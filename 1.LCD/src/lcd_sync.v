==> flow/design.v <==
module lcd_sync
#(
	parameter LCD_HEIGHT = 280,  
	parameter LCD_WIDTH = 480  
)
(
	input wire CLK,
	input wire RST_IN,
	output wire LCD_PWM,
	output wire LCD_HSYNC,
	output wire LCD_VSYNC,
	output wire LCD_DEN,
	output wire [10:0] X,
	output wire [10:0] Y
);
localparam tvf = 4;  
localparam tvp = 9;  
localparam tvb = 1;  
localparam tv = tvf+tvp+tvb+LCD_HEIGHT;  
localparam thf = 2;  
localparam thp = 40;  
localparam thb = 1;  
localparam th = thf+thp+thb+LCD_WIDTH;  
reg [10:0] counter_hs;
reg [10:0] counter_vs;
always @(posedge CLK)
begin
	if (RST_IN == 1'b0)
	begin
		counter_hs <= 0;
		counter_vs <= 0;
	end
	else
	begin
		if (counter_hs == th)
		begin
			if (counter_vs == tv)
				counter_vs <= 0;
			else
				counter_vs <= counter_vs + 1;
			counter_hs <= 0;
		end
		else
			counter_hs <= counter_hs + 1;
	end
end
assign LCD_PWM = (RST_IN == 1) ? 1'b1 : 1'b0;
assign LCD_VSYNC = (counter_vs < tvp) ? 0 : 1;
assign LCD_HSYNC = (counter_hs < thp) ? 0 : 1;
assign LCD_DEN = (thp+thb<=counter_hs && counter_hs<=th-thf && tvp+tvb<=counter_vs && counter_vs<=tv-tvf) ? 1 : 0;
assign X = LCD_DEN ? counter_hs-thp-thb : 10'b0;
assign Y = LCD_DEN ? counter_vs-tvp-tvb : 10'b0;
endmodule
### Tool chain data of lcd_sync

The steps from the RTL of lcd_sync to its reports follow in flow order.
Line numbers count from 1 in the design file above.
Operators carry their Yosys type and port widths (W data, S select, Z words).
Library cell names are shortened.
The mark - stands for no value.

| set-up | value |
|---|---|
| top | lcd_sync |
| clock port | CLK |
| cell library | sky130hd |
| corner | tt_025C_1v80 |

### Word level

Yosys after proc, flatten, opt, wreduce and memory -nomap, before mapping. Enables and synchronous resets that opt folds into registers are not counted as muxes. Memory bits, and registers merged into a memory's read port (data or address), are not among the register bits. Print and check cells are not counted. Equal cells are merged and count once.

| word-level totals | value |
|---|---|
| word-level cells | 28 |
| register bits after elaboration | 22 |
| bits of input ports | 2 |
| output and inout bits | 26 |

| operators by class | value |
|---|---|
| equality and inequality tests | 2 |
| muxes and demuxes | 7 |
| $lt $le $gt $ge | 6 |
| add/sub/neg operators | 6 |
| bitwise logic cells | 1 |
| reductions and logical operators | 4 |

Operator list:

| operator | number |
|---|---|
| $mux W11 | 3 |
| $add A11 B1 Y11 const B | 2 |
| $sub A11 B2 Y11 const B | 2 |
| $le A11 B10 Y1 const B | 1 |
| $eq A11 B10 Y1 const B | 1 |
| $sub A11 B4 Y11 const B | 1 |
| $lt A11 B4 Y1 const B | 1 |
| $sub A11 B6 Y11 const B | 1 |
| $lt A11 B6 Y1 const B | 1 |
| $le A11 B9 Y1 const B | 1 |
| $eq A11 B9 Y1 const B | 1 |
| $le A4 B11 Y1 const A | 1 |
| $le A6 B11 Y1 const A | 1 |
| $mux W1 | 4 |
| $logic_and A1 B1 Y1 | 3 |
| $reduce_or A2 Y1 | 1 |
| $not A1 Y1 | 1 |

### Depth

Longest topological path by Yosys (ltp), each cell counted once; first at word level (registers and memories cut), then after technology mapping (sequential cells cut; the memories' decode and read muxes count).

| logic depth | value |
|---|---|
| depth after elaboration | 6 |
| ABC_AREA | 0 |
| mapped depth | 9 |

### Netlist

The flow's flattened synthesis, as Yosys stat reports it; memories are mapped. The netlist is that of the ABC_AREA named above (0 if unset); the other value can give another one.

| mapped netlist | value |
|---|---|
| standard cells after synthesis | 220 |
| buffers | 15 |
| mapped area | 1,681.6 um^2 |
| mapped flip-flops | 22 |

Cells by type:

| cell | number |
|---|---|
| dfxtp_1 | 22 |
| nor2_1 | 35 |
| xnor2_1 | 13 |
| xor2_1 | 13 |
| ha_1 | 9 |
| nand2_1 | 23 |
| nor2_4 | 4 |
| nor3_1 | 8 |
| and3_1 | 6 |
| nor4_1 | 6 |
| and4_1 | 4 |
| nor2_2 | 5 |
| buf_4 | 4 |
| clkbuf_1 | 8 |
| nand3_1 | 6 |
| o21ai_0 | 6 |
| inv_1 | 7 |
| nand4_1 | 4 |

Other cell types: 23; their cells: 37.

### Worst setup path after synthesis

Path of least setup slack by OpenSTA after synthesis, without wires, with an ideal clock, recovery checks aside; 20% of the period is set as input and as output delay. Where synthesis merged equal registers, the netlist keeps one of their names.

| timing path post-synthesis | value |
|---|---|
| path kind | reg2out |
| from | register counter_hs[2] |
| to | output port X[6] |
| path buffers | 3 |
| period | 2.3 ns |
| time at the first pin | 0.000 ns |
| output delay | 0.460 ns |
| stages on the path | 9 |
| slack | -0.121 ns |
| arrival | 1.961 ns |
| path delay | 1.961 ns |
| required time | 1.840 ns |
| period reached after synthesis | 2.421 ns |

"path delay" is the arrival time less input delay plus setup time.
At an output port there is no setup time.
"stages on the path": output pins that drive a net of the path, with the launching flip-flop's if there is one; two outputs of one cell count as two.
"period reached after synthesis" = period - worst setup slack (recovery checks aside). The figure is calculated, with input and output delays left at 20% of the set period.
Between the ends stands the longest chain of elaborated cells between them, by number of cells; it is not shown to be the way that was timed. Of several equally long chains one is given.
Each line given opens the expression or statement behind the cell; cells for indexed reads and writes are added by Yosys, which also makes memories of some case tables.
At most two assigning lines are given for a register; there are more.

| between the ends, post-synthesis | value |
|---|---|
| cells stage by stage | dfxtp_1 buf_6 and3b_1 buf_4 a211oi_1 a31o_1 or4b_4 buf_6 nor3_1 |
| length of the longest elaborated chain | 6 |
| elaborated cells on any way between the ends | 9 |
| source lines of those cells | 2 |
| those cells by class | add/sub (2); compare (2); mux (2); reduce/logical (3) |

RTL lines, path post-synthesis:

| item | line | RTL |
|---|---|---|
| start, declared | 24 | `reg [10:0] counter_hs;` |
| start, assigned | 30 | `counter_hs <= 0;` |
| start, assigned | 44 | `counter_hs <= counter_hs + 1;` |
| $le A6 B11 Y1 | 50 | `assign LCD_DEN = (thp+thb<=counter_hs && counter_hs<=th-thf && tvp+tvb<=counter_vs && counter_vs<=tv-tvf) ? 1 ...` |
| $logic_and A1 B1 Y1 (3 in a row) | 50 |  |
| $mux W1 | 50 |  |
| $mux W11 | 51 | `assign X = LCD_DEN ? counter_hs-thp-thb : 10'b0;` |
| end, declared | 13 | `output wire [10:0] X,` |

### Path in the finished layout

Path of least setup slack in the final report of flow run A (OpenROAD, finished layout, wires in). Where an end is a register, its clock arrival counts in the times.

| timing path post-layout | value |
|---|---|
| path kind | reg2out |
| from | register counter_hs[2] |
| to | output port X[3] |
| stages on the path | 8 |
| time at the first pin | 0.26 ns |
| path buffers | 2 |
| period | 2.57 ns |
| slack | -0.15 ns |
| arrival | 2.21 ns |
| required time | 2.06 ns |
| output delay | 0.51 ns |

Between the ends stands the longest chain of elaborated cells between them, by number of cells; it is not shown to be the way that was timed. Of several equally long chains one is given.
At most two assigning lines are given for a register; there are more.

| between the ends, post-layout | value |
|---|---|
| cells stage by stage | dfxtp_4 and3b_2 a211oi_2 a31o_1 or4b_4 buf_6 nor3_4 buf_2 |
| length of the longest elaborated chain | 6 |
| elaborated cells on any way between the ends | 9 |
| source lines of those cells | 2 |
| those cells by class | add/sub (2); compare (2); mux (2); reduce/logical (3) |

RTL lines, path post-layout:

| item | line | RTL |
|---|---|---|
| start, declared | 24 | `reg [10:0] counter_hs;` |
| start, assigned | 30 | `counter_hs <= 0;` |
| start, assigned | 44 | `counter_hs <= counter_hs + 1;` |
| $le A6 B11 Y1 | 50 | `assign LCD_DEN = (thp+thb<=counter_hs && counter_hs<=th-thf && tvp+tvb<=counter_vs && counter_vs<=tv-tvf) ? 1 ...` |
| $logic_and A1 B1 Y1 (3 in a row) | 50 |  |
| $mux W1 | 50 |  |
| $mux W11 | 51 | `assign X = LCD_DEN ? counter_hs-thp-thb : 10'b0;` |
| end, declared | 13 | `output wire [10:0] X,` |

==> results <==
Flow measurements of lcd_sync on sky130hd: 2 stored runs with different settings, listed in no order. Input and output delays are each 20% of the period that was set; the output load is 0.01 pF.
"clock period achieved" means the clock period less the worst setup slack. The figure is calculated, with input and output delays left at 20% of the set period.
"time used up by the worst setup path" = time allowed to the worst setup path (clock period - input delay - output delay, where it has them) - its slack; a late launch clock adds to it, a late capture clock takes from it.
"total power of the final layout" is the tool's figure for a default switching activity; nothing was simulated.
A setting shown as - is not set for that run.

| run name | period_ns | CORE_UTILIZATION | CAP_MARGIN | CORE_MARGIN | SLEW_MARGIN | SETUP_SLACK_MARGIN | PLACE_DENSITY | ABC_AREA | GPL_TIMING_DRIVEN | GPL_ROUTABILITY_DRIVEN | CTS_CLUSTER_DIAMETER | mapped cell area after synthesis (um^2) | time used up by the worst setup path (ns) | critical path type | clock period achieved (ns) | total power of the final layout (uW) | smallest hold slack (ns) | post-route setup TNS (ns) | worst setup slack after layout (ns) | die area (um^2) | utilization after routing (%) | standard-cell area of the final layout (um^2) |
|---|---|---|---|---|---|---|---|---|---|---|---|---|---|---|---|---|---|---|---|---|---|---|
| flow run A | 2.57 | 25 | 20 | 2 | 20 | - | - | - | - | - | - | 1,681.6 | 2.21 | reg2out | 2.725 | 652.9 | 0.592 | -1.449 | -0.155 | 7,398.6 | 40.6 | 2,610.0 |
| flow run B | 2.83 | 26 | 20 | 9 | 20 | 0.59 | 0.8 | 0 | 0 | 1 | 28 | 1,681.6 | 2.41 | reg2out | 2.975 | 580.5 | 0.542 | -2.121 | -0.145 | 9,686.5 | 43.8 | 2,672.6 |
